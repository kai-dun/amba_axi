==> flow/design.v <==
module AMBA_AXI_ram
#(
	parameter ID_WIDTH = 4,
	parameter ADDR_WIDTH = 8,
	parameter DATA_WIDTH = 16,
	parameter BRESP_WIDTH = 3,
	parameter WR_MEM_DELAY = 2,
	parameter RD_MEM_DELAY = 2
)
(
	clk,
	rst_n,
	s_axi_awvalid,
	s_axi_awready,
	s_axi_awid,
	s_axi_awaddr,
	s_axi_awlen,
	s_axi_awsize,
	s_axi_awburst, 							 
	s_axi_wvalid,
	s_axi_wready,
	s_axi_wdata,
	s_axi_wstrb, 
	s_axi_wlast,
	s_axi_bvalid,
	s_axi_bready,
	s_axi_bid,
	s_axi_bresp,
	s_axi_arvalid,
	s_axi_arready,
	s_axi_arid,
	s_axi_araddr,
	s_axi_arlen,
	s_axi_arsize,
	s_axi_arburst,
	s_axi_rvalid,
	s_axi_rready,
	s_axi_rid,
	s_axi_rdata,
	s_axi_rresp,
	s_axi_rlast
);
parameter STROBE_WIDTH = DATA_WIDTH/8;
parameter W_STATE_IDLE = 2'd0;
parameter W_STATE_BRUST = 2'd1;
parameter W_STATE_RESPON = 2'd2;
parameter R_STATE_IDLE = 1'd0;
parameter R_STATE_BRUST = 1'd1;
parameter MEM_ADDR_SIZE = ADDR_WIDTH - $clog2(STROBE_WIDTH);  
input 								clk, rst_n;
input 								s_axi_awvalid;
output reg 							s_axi_awready;
input [ID_WIDTH - 1 : 0] 			s_axi_awid;
input [ADDR_WIDTH - 1 : 0] 			s_axi_awaddr;
input [7:0] 						s_axi_awlen;
input [2:0] 						s_axi_awsize;
input [1:0] 						s_axi_awburst; 
input 								s_axi_wvalid;
output reg 							s_axi_wready;
input [DATA_WIDTH - 1 : 0] 			s_axi_wdata;
input [STROBE_WIDTH - 1 : 0]		s_axi_wstrb;
input 								s_axi_wlast;
output reg	 						s_axi_bvalid;
input 								s_axi_bready;
output [ID_WIDTH - 1 : 0] 			s_axi_bid;
output [BRESP_WIDTH - 1 : 0] 		s_axi_bresp;
input 								s_axi_arvalid;
output reg							s_axi_arready;
input [ID_WIDTH - 1 : 0] 			s_axi_arid;
input [ADDR_WIDTH - 1 : 0] 			s_axi_araddr;
input [7:0]							s_axi_arlen;
input [2:0]							s_axi_arsize;
input [1:0]							s_axi_arburst;
output reg							s_axi_rvalid;
input 								s_axi_rready;
output [ID_WIDTH - 1 : 0] 			s_axi_rid;
output reg [DATA_WIDTH - 1 : 0]		s_axi_rdata;
output [BRESP_WIDTH - 1 : 0]		s_axi_rresp;
output reg							s_axi_rlast;
integer i;
reg [1:0] W_state, W_next_state;  
reg R_state, R_next_state;
reg [DATA_WIDTH - 1 : 0] mem[(1 << MEM_ADDR_SIZE) - 1 : 0];  
reg [1+$clog2(WR_MEM_DELAY) : 0] wr_mem_delay_cnt;
reg [1+$clog2(RD_MEM_DELAY) : 0] rd_mem_delay_cnt;
wire wr_mem_done, rd_mem_done;
reg [ID_WIDTH - 1 : 0] 			s_axi_awid_reg;
reg [ADDR_WIDTH - 1 : 0] 		s_axi_awaddr_reg;
reg [2:0] 						s_axi_awsize_reg;
reg [1:0] 						s_axi_awburst_reg;
reg [7:0] wdata_index_cnt;
wire [MEM_ADDR_SIZE - 1 : 0] 	awaddr_mem, araddr_mem;
wire wr_data_hand_en, rd_data_hand_en;
reg [ID_WIDTH - 1 : 0] 			s_axi_arid_reg;
reg [ADDR_WIDTH - 1 : 0] 		s_axi_araddr_reg;
reg [2:0] 						s_axi_arsize_reg;
reg [1:0] 						s_axi_arburst_reg;
reg [7:0] rdata_index_cnt;
always@(*)begin
    case(W_state)
        W_STATE_IDLE:begin
			if(s_axi_awvalid && s_axi_awready)
				W_next_state = W_STATE_BRUST;
			else
				W_next_state = W_STATE_IDLE;
        end
        W_STATE_BRUST:begin
			if(wdata_index_cnt > 0 || ~wr_mem_done)
				W_next_state = W_STATE_BRUST;
			else
				W_next_state = W_STATE_RESPON;
        end
        W_STATE_RESPON:begin
            if(s_axi_bready)
				W_next_state = W_STATE_IDLE;
			else
				W_next_state = W_STATE_RESPON;
        end
		  default: W_next_state = W_STATE_IDLE;
    endcase
end
always@(posedge clk, negedge rst_n)begin
    if(~rst_n)begin
        W_state <= W_STATE_IDLE;
    end
    else begin
        W_state <= W_next_state;
    end
end
always@(posedge clk, negedge rst_n)begin
    if(~rst_n)begin
		  s_axi_awid_reg 	<= 0;
		  s_axi_awsize_reg	<= 0;
		  s_axi_awburst_reg	<= 0;
    end
    else begin
		if(W_state == W_STATE_IDLE & s_axi_awvalid & s_axi_awready)begin
			  s_axi_awid_reg 	<= s_axi_awid;
			  s_axi_awsize_reg	<= s_axi_awsize < ($clog2(STROBE_WIDTH)) ? s_axi_awsize : ($clog2(STROBE_WIDTH));
			  s_axi_awburst_reg	<= s_axi_awburst;
		end
    end
end
always@(posedge clk, negedge rst_n)begin
    if(~rst_n)begin
        wdata_index_cnt <= 0;
    end
    else begin
		if(W_state == W_STATE_IDLE && s_axi_awvalid && s_axi_awready)
			wdata_index_cnt <= s_axi_awlen;
		else if(wr_data_hand_en)
			wdata_index_cnt <= wdata_index_cnt - 1;
    end
end
always@(posedge clk, negedge rst_n)begin
    if(~rst_n)begin
        s_axi_awaddr_reg <= 0;
    end
    else begin
        if(W_state == W_STATE_IDLE && s_axi_awvalid && s_axi_awready)
			s_axi_awaddr_reg <= s_axi_awaddr;
		else if(wr_data_hand_en && wdata_index_cnt > 1 && s_axi_awburst_reg != 2'b00)
			s_axi_awaddr_reg <= s_axi_awaddr_reg + (1 << s_axi_awsize_reg);
    end
end
assign awaddr_mem = s_axi_awaddr_reg >> ($clog2(STROBE_WIDTH));
always@(posedge clk, negedge rst_n)begin
    if(~rst_n)begin
        s_axi_awready <= 0;
    end
    else begin
        if(W_state == W_STATE_IDLE)
			s_axi_awready <= 1;
		else
			s_axi_awready <= 0;
    end
end
assign wr_data_hand_en = (W_state == W_STATE_BRUST && s_axi_wready && s_axi_wvalid);
assign wr_mem_done = wr_mem_delay_cnt == WR_MEM_DELAY;
always@(posedge clk, negedge rst_n)begin
    if(~rst_n)begin
        s_axi_wready <= 0;
    end
    else begin
        if (W_state == W_STATE_IDLE && W_next_state == W_STATE_BRUST || W_state == W_STATE_BRUST && W_next_state != W_STATE_RESPON && wr_mem_done)
			s_axi_wready <= 1;
		else
			s_axi_wready <= 0;
    end
end
always@(posedge clk, negedge rst_n)begin
    if(~rst_n)begin
        wr_mem_delay_cnt <= 0;
    end
    else begin
		if(wr_mem_done)
			wr_mem_delay_cnt <= 0; 
		else if(wr_data_hand_en || W_state == W_STATE_BRUST && wr_mem_delay_cnt > 0)
        	wr_mem_delay_cnt <= wr_mem_delay_cnt + 1;
    end
end
always@(posedge clk, negedge rst_n)begin
    if(~rst_n)begin
        s_axi_bvalid <= 0;
    end
    else begin
        if (W_state != W_STATE_RESPON )
			s_axi_bvalid <= 0;
		else
			s_axi_bvalid <= 1;
    end
end
assign s_axi_bid = s_axi_awid_reg;
assign s_axi_bresp = {BRESP_WIDTH{1'b0}};
always@(*)begin
    case(R_state)
        R_STATE_IDLE:begin
			if(s_axi_arvalid && s_axi_arready)
				R_next_state = R_STATE_BRUST;
			else
				R_next_state = R_STATE_IDLE;
        end
        R_STATE_BRUST:begin
			if(rdata_index_cnt > 1 || ~rd_mem_done)
				R_next_state = R_STATE_BRUST;
			else
				R_next_state = R_STATE_IDLE;
        end
		default: R_next_state = R_STATE_IDLE;
    endcase
end
always@(posedge clk, negedge rst_n)begin
    if(~rst_n)begin
        R_state <= R_STATE_IDLE;
    end
    else begin
        R_state <= R_next_state;
    end
end
always@(posedge clk, negedge rst_n)begin
    if(~rst_n)begin
		  s_axi_arid_reg 	<= 0;
		  s_axi_arsize_reg	<= 0;
		  s_axi_arburst_reg	<= 0;
    end
    else begin
		if(R_state == R_STATE_IDLE & s_axi_arvalid & s_axi_arready)begin
			  s_axi_arid_reg 	<= s_axi_arid;
			  s_axi_arsize_reg	<= s_axi_arsize < ($clog2(STROBE_WIDTH)) ? s_axi_arsize : ($clog2(STROBE_WIDTH));
			  s_axi_arburst_reg	<= s_axi_arburst;
		end
    end
end
always@(posedge clk, negedge rst_n)begin
    if(~rst_n)begin
        rdata_index_cnt <= 0;
    end
    else begin
		if(R_state == R_STATE_IDLE && s_axi_arvalid && s_axi_arready)
			rdata_index_cnt <= s_axi_arlen;
		else if(rd_data_hand_en && rd_mem_done)
			rdata_index_cnt <= rdata_index_cnt - 1;
    end
end
always@(posedge clk, negedge rst_n)begin
    if(~rst_n)begin
        s_axi_araddr_reg <= 0;
    end
    else begin
        if(R_state == R_STATE_IDLE && s_axi_arvalid && s_axi_arready)
			s_axi_araddr_reg <= s_axi_araddr;
		else if(rd_data_hand_en && rd_mem_done && s_axi_arburst_reg != 2'b00)
			s_axi_araddr_reg <= s_axi_araddr_reg + (1 << s_axi_arsize_reg);
    end
end
assign araddr_mem = s_axi_araddr_reg >> ($clog2(STROBE_WIDTH));
always@(posedge clk, negedge rst_n)begin
    if(~rst_n)begin
        s_axi_arready <= 0;
    end
    else begin
        if(R_state == R_STATE_IDLE)
			s_axi_arready <= 1;
		else
			s_axi_arready <= 0;
    end
end
assign rd_data_hand_en = (R_state == R_STATE_BRUST && s_axi_rready);
assign rd_mem_done = rd_mem_delay_cnt == RD_MEM_DELAY;
always@(posedge clk, negedge rst_n)begin
    if(~rst_n)begin
        s_axi_rvalid <= 0;
    end
    else begin
        if (R_state == R_STATE_BRUST && rd_mem_done)
			s_axi_rvalid <= 1;
		else
			s_axi_rvalid <= 0;
    end
end
always@(posedge clk, negedge rst_n)begin
    if(~rst_n)begin
        rd_mem_delay_cnt <= 0;
    end
    else begin
		if(rd_mem_done)
			rd_mem_delay_cnt <= 0; 
		else if(rd_data_hand_en || R_state == R_STATE_BRUST && rd_mem_delay_cnt > 0)
        	rd_mem_delay_cnt <= rd_mem_delay_cnt + 1;
    end
end
assign s_axi_rid = s_axi_arid_reg;
assign s_axi_rresp = {BRESP_WIDTH{1'b0}};
always@(posedge clk, negedge rst_n)begin
    if(~rst_n)begin
        s_axi_rdata <= 0;
    end
    else begin
		if(rd_data_hand_en && rd_mem_done)
        	s_axi_rdata <= mem[araddr_mem];
    end
end
always@(posedge clk, negedge rst_n)begin
    if(~rst_n)begin
        s_axi_rlast <= 0;
    end
    else begin
		if(rdata_index_cnt == 1 && rd_mem_done)
        	s_axi_rlast <= 1;
		else
			s_axi_rlast <= 0;
    end
end
always@(posedge clk, negedge rst_n)begin
    if(~rst_n)begin
        for	(i=0; i<(1 << MEM_ADDR_SIZE);i=i+1)
			mem[i] <= 0;
    end
    else begin
        for(i=0; i<STROBE_WIDTH; i=i+1)begin
			if(wr_data_hand_en & s_axi_wstrb[i])
				mem[awaddr_mem][8*(i+1)-1 -: 8] <= s_axi_wdata[8*(i+1)-1 -: 8];
		end
    end
end
endmodule 
From RTL to reports: AMBA_AXI_ram
Tool output for the design above, in the order of the flow.
Line numbers count from 1 in the design file above.
Operators carry their Yosys type and port widths (W data, S select, Z words).
Library cell names are shortened.
{ "setup": {"top": "AMBA_AXI_ram", "clock": "clk", "cell_library": "sky130hd", "pvt_corner": "tt_025C_1v80"} }

Word level
Counts by Yosys on the flattened word-level netlist (proc, flatten, opt, wreduce). Print and check cells are left out. Cells with the same type and inputs are merged into one.
{ "op_classes": {"addsub": 6, "compare": 7, "n_eq": 262, "shift": 2, "muxes": 28, "n_logic": 9, "n_reduce_logical": 292} }
{ "op_table": {"columns": ["operator", "n"], "rows": [
  ["$pmux W16 S128", 1],
  ["$eq A7 B7 Y1 const B", 128],
  ["$reduce_and A2 Y1", 256],
  ["$eq A7 B6 Y1 const B", 64],
  ["$eq A7 B5 Y1 const B", 32],
  ["$eq A7 B4 Y1 const B", 16],
  ["$mux W8", 8],
  ["$eq A7 B3 Y1 const B", 8],
  ["$eq A7 B2 Y1 const B", 4],
  ["$gt A8 B1 Y1 const B", 3],
  ["$logic_and A1 B1 Y1", 20],
  ["$mux W3", 6],
  ["$shl A1 B3 Y8 const A", 2],
  ["$reduce_bool A2 Y1", 8],
  ["$sub A8 B1 Y8 const B", 2],
  ["$add A8 B8 Y8", 2],
  ["$eq A7 B1 Y1 const B", 2],
  ["$logic_not A7 Y1", 2],
  ["$mux W1", 9],
  ["$eq A8 B1 Y1 const B", 1],
  ["$and A1 B1 Y1", 6],
  ["$add A3 B1 Y3 const B", 2],
  ["$gt A3 B1 Y1 const B", 2],
  ["$lt A3 B1 Y1 const B", 2],
  ["$eq A3 B2 Y1 const B", 2],
  ["$pmux W2 S3", 1],
  ["$logic_or A1 B1 Y1", 5],
  ["$eq A2 B1 Y1 const B", 2]
]} }
Not listed: further kinds 6, cells in them 10.
{ "word_totals": {"register_bits": 2129, "in_bits": 76, "out_inout_bits": 36, "wordCells": 883} }

Logic depth
Yosys ltp: most cells in a row. Word level: on the elaborated netlist, between registers, memories and ports. Mapped: between sequential cells and ports; inverters and the memories' decode and read muxes count.
{ "logic_depth": {"depth_word": 10, "ABC_AREA": 0, "depth_mapped": 13, "mapped_depth_nobuf": 11} }

Netlist
Source: synth_stat.txt of the flow (Yosys; design flattened, memories mapped). It holds for the ABC_AREA given above (unset counts as 0); a run with the other value may have another netlist.
{ "types": {"columns": ["type", "n", "type_area_um2"], "rows": [
  ["dfrtp_1", 2129, 5.33E+04],
  ["mux2_2", 2065, 2.33E+04],
  ["a22oi_1", 560, 4.2E+03],
  ["clkbuf_1", 346, 1.3E+03],
  ["nor2_1", 315, 1.18E+03],
  ["nand2_1", 297, 1.11E+03],
  ["a22o_1", 98, 858.323],
  ["nand3_1", 148, 740.71],
  ["a222oi_1", 71, 710.682],
  ["a32oi_1", 65, 569.296],
  ["o22ai_1", 90, 563.04],
  ["nand4_1", 89, 556.784],
  ["buf_2", 105, 525.504],
  ["a21oi_1", 99, 495.475],
  ["a221oi_1", 56, 490.47],
  ["and3_1", 63, 394.128],
  ["o21ai_0", 71, 355.341],
  ["nor4_1", 56, 350.336]
]} }
Not listed: further types 77, cells in them 531.
{ "synth_totals": {"cell_count": 7254, "area_um2": 95160.0, "flip_flops": 2130} }

Worst setup path after synthesis
OpenSTA on the mapped netlist: ideal clock, no wires. The path of least setup slack (recovery checks aside). Input and output delay are each 20% of the period. Register names are those of the netlist, which keeps one name where synthesis merged equal registers.
{ "synth_path": {"path_kind": "reg-to-reg", "start": "reg s_axi_awsize_reg[0]", "end": "reg s_axi_awaddr_reg[7]", "period_ns": 4.07, "setup_ns": 0.082, "t_arrival_ns": 2.904, "slack_ns": 1.084, "path_delay_ns": 2.986, "driving_pins": 12, "period_less_setup_slack_ns": 2.986} }
"path_delay_ns" is the arrival time less input delay plus setup time.
"driving_pins": output pins that drive a net of the path, with the launching flip-flop's if there is one; two outputs of one cell count as two.
"period_less_setup_slack_ns" = period - worst setup slack (recovery checks aside). The figure is calculated, with input and output delays left at 20% of the set period.
Between the ends stands the longest chain of elaborated cells between them, by number of cells; it is not shown to be the way that was timed. Of several equally long chains one is given.
A line is the first line of the expression or statement that the cell stems from. Yosys adds cells for indexed reads and writes and turns some case tables into memories.
At most two assigning lines are given for a register; there are more.
{ "synth_between": {"cell_sequence": "dfrtp_1 clkbuf_1 or3b_2 inv_1 ha_1 a21o_1 a21oi_1 o21ai_0 a2111oi_0 nor3_1 or4_1 a31oi_1", "elab_chain_cells": 4, "cells_between": 4, "cone_lines": 3} }
{ "synth_lines": {"columns": ["element", "line_no", "source"], "rows": [
  ["start: declaration", 89, "reg [2:0] s_axi_awsize_reg;"],
  ["start: assignment", 133, "s_axi_awsize_reg <= 0;"],
  ["start: assignment", 139, "s_axi_awsize_reg <= s_axi_awsize < ($clog2(STROBE_WIDTH)) ? s_axi_awsize : ($clog2(STROBE_WIDTH));"],
  ["$shl A1 B3 Y8", 163, "s_axi_awaddr_reg <= s_axi_awaddr_reg + (1 << s_axi_awsize_reg);"],
  ["$add A8 B8 Y8", 163, null],
  ["$mux W8", 162, "else if(wr_data_hand_en && wdata_index_cnt > 1 && s_axi_awburst_reg != 2'b00)"],
  ["$mux W8", 160, "if(W_state == W_STATE_IDLE && s_axi_awvalid && s_axi_awready)"],
  ["end: assignment", 161, "s_axi_awaddr_reg <= s_axi_awaddr;"],
  ["end: assignment", 163, null],
  ["end: declaration", 88, "reg [ADDR_WIDTH - 1 : 0] s_axi_awaddr_reg;"]
]} }

Path in the finished layout
From the final timing report of run A: the path of least setup slack in the routed layout; clock arrival at registers is part of the times.
{ "layout_path": {"path_kind": "reg-to-reg", "start": "reg s_axi_araddr_reg[6]", "end": "reg s_axi_rdata[6]", "period_ns": 2.89, "setup_ns": 0.15, "t_arrival_ns": 4.60, "slack_ns": -0.95, "driving_pins": 11} }
Between the ends stands the longest chain of elaborated cells between them, by number of cells; it is not shown to be the way that was timed. Of several equally long chains one is given.
At most two assigning lines are given for a register; there are more.
{ "layout_between": {"cell_sequence": "dfrtp_2 buf_4 nor3b_4 buf_8 buf_8 buf_4 buf_4 a222oi_1 o211ai_1 nor4_2 a41oi_1", "elab_chain_cells": 2, "cells_between": 129, "cone_lines": 1} }
{ "layout_lines": {"columns": ["element", "line_no", "source"], "rows": [
  ["start: declaration", 95, "reg [ADDR_WIDTH - 1 : 0] s_axi_araddr_reg;"],
  ["start: assignment", 271, "s_axi_araddr_reg <= s_axi_araddr;"],
  ["start: assignment", 273, "s_axi_araddr_reg <= s_axi_araddr_reg + (1 << s_axi_arsize_reg);"],
  ["$eq A7 B7 Y1", 320, "s_axi_rdata <= mem[araddr_mem];"],
  ["$pmux W16 S128", 320, null],
  ["end: assignment", 316, "s_axi_rdata <= 0;"],
  ["end: assignment", 320, null],
  ["end: declaration", 77, "output reg [DATA_WIDTH - 1 : 0] s_axi_rdata;"]
]} }

Subject: AMBA_AXI_ram on sky130hd, stored results

Hello all,

Flow measurements of AMBA_AXI_ram on sky130hd: 2 stored runs with different settings, listed in no order. Input and output delays are each 20% of the period that was set; the output load is 0.01 pF.
"clock period reached": clock period set for the run, less the worst setup slack. It is reckoned from that one timing run; input and output delays stay at 20% of the period that was set.
By "time on the worst setup path" is meant the share of the clock period that the worst setup path is allowed (20% is reserved at inputs, 20% at outputs), minus its slack. Clock arrival times at its registers enter into it.
"total power of the final layout" rests on the timing tool's default activity at the inputs, not on a simulated workload.

==> run A: settings <==
{ "period_ns": 2.89, "CORE_UTILIZATION": 23, "PLACE_DENSITY": 0.53, "CORE_ASPECT_RATIO": 0.63, "CORE_MARGIN": 3, "CELL_PAD_IN_SITES_DETAIL_PLACEMENT": 0, "GPL_ROUTABILITY_DRIVEN": 0, "CTS_CLUSTER_SIZE": 86, "CAP_MARGIN": 40, "SLEW_MARGIN": 10 }
==> run A: results <==
post-synthesis cell area: 95160.0 um^2
die outline area: 421702.0 um^2
clock period reached: 3.842 ns
setup slack of the worst path: -0.952 ns
total power of the final layout: 0.087423 W
standard-cell area after layout: 129146.0 um^2
time on the worst setup path: 3.84 ns
class of the worst setup path: reg-to-reg
utilization of the finished layout: 0.315
total negative slack on setup checks: -9.083 ns
post-route worst hold slack: 0.222 ns

==> run B: settings <==
{ "period_ns": 3.37, "CORE_UTILIZATION": 34, "SETUP_SLACK_MARGIN": 0.93, "PLACE_DENSITY_LB_ADDON": 0.15, "CORE_ASPECT_RATIO": 1.83, "CELL_PAD_IN_SITES_DETAIL_PLACEMENT": 1, "ABC_AREA": 0, "GPL_TIMING_DRIVEN": 0, "GPL_ROUTABILITY_DRIVEN": 1, "CTS_CLUSTER_SIZE": 91, "CTS_CLUSTER_DIAMETER": 265, "CAP_MARGIN": 20, "MIN_ROUTING_LAYER": "met2", "CORE_MARGIN": 2, "SLEW_MARGIN": 20 }
==> run B: results <==
unfinished; error GRT-0116 in routing

Thanks
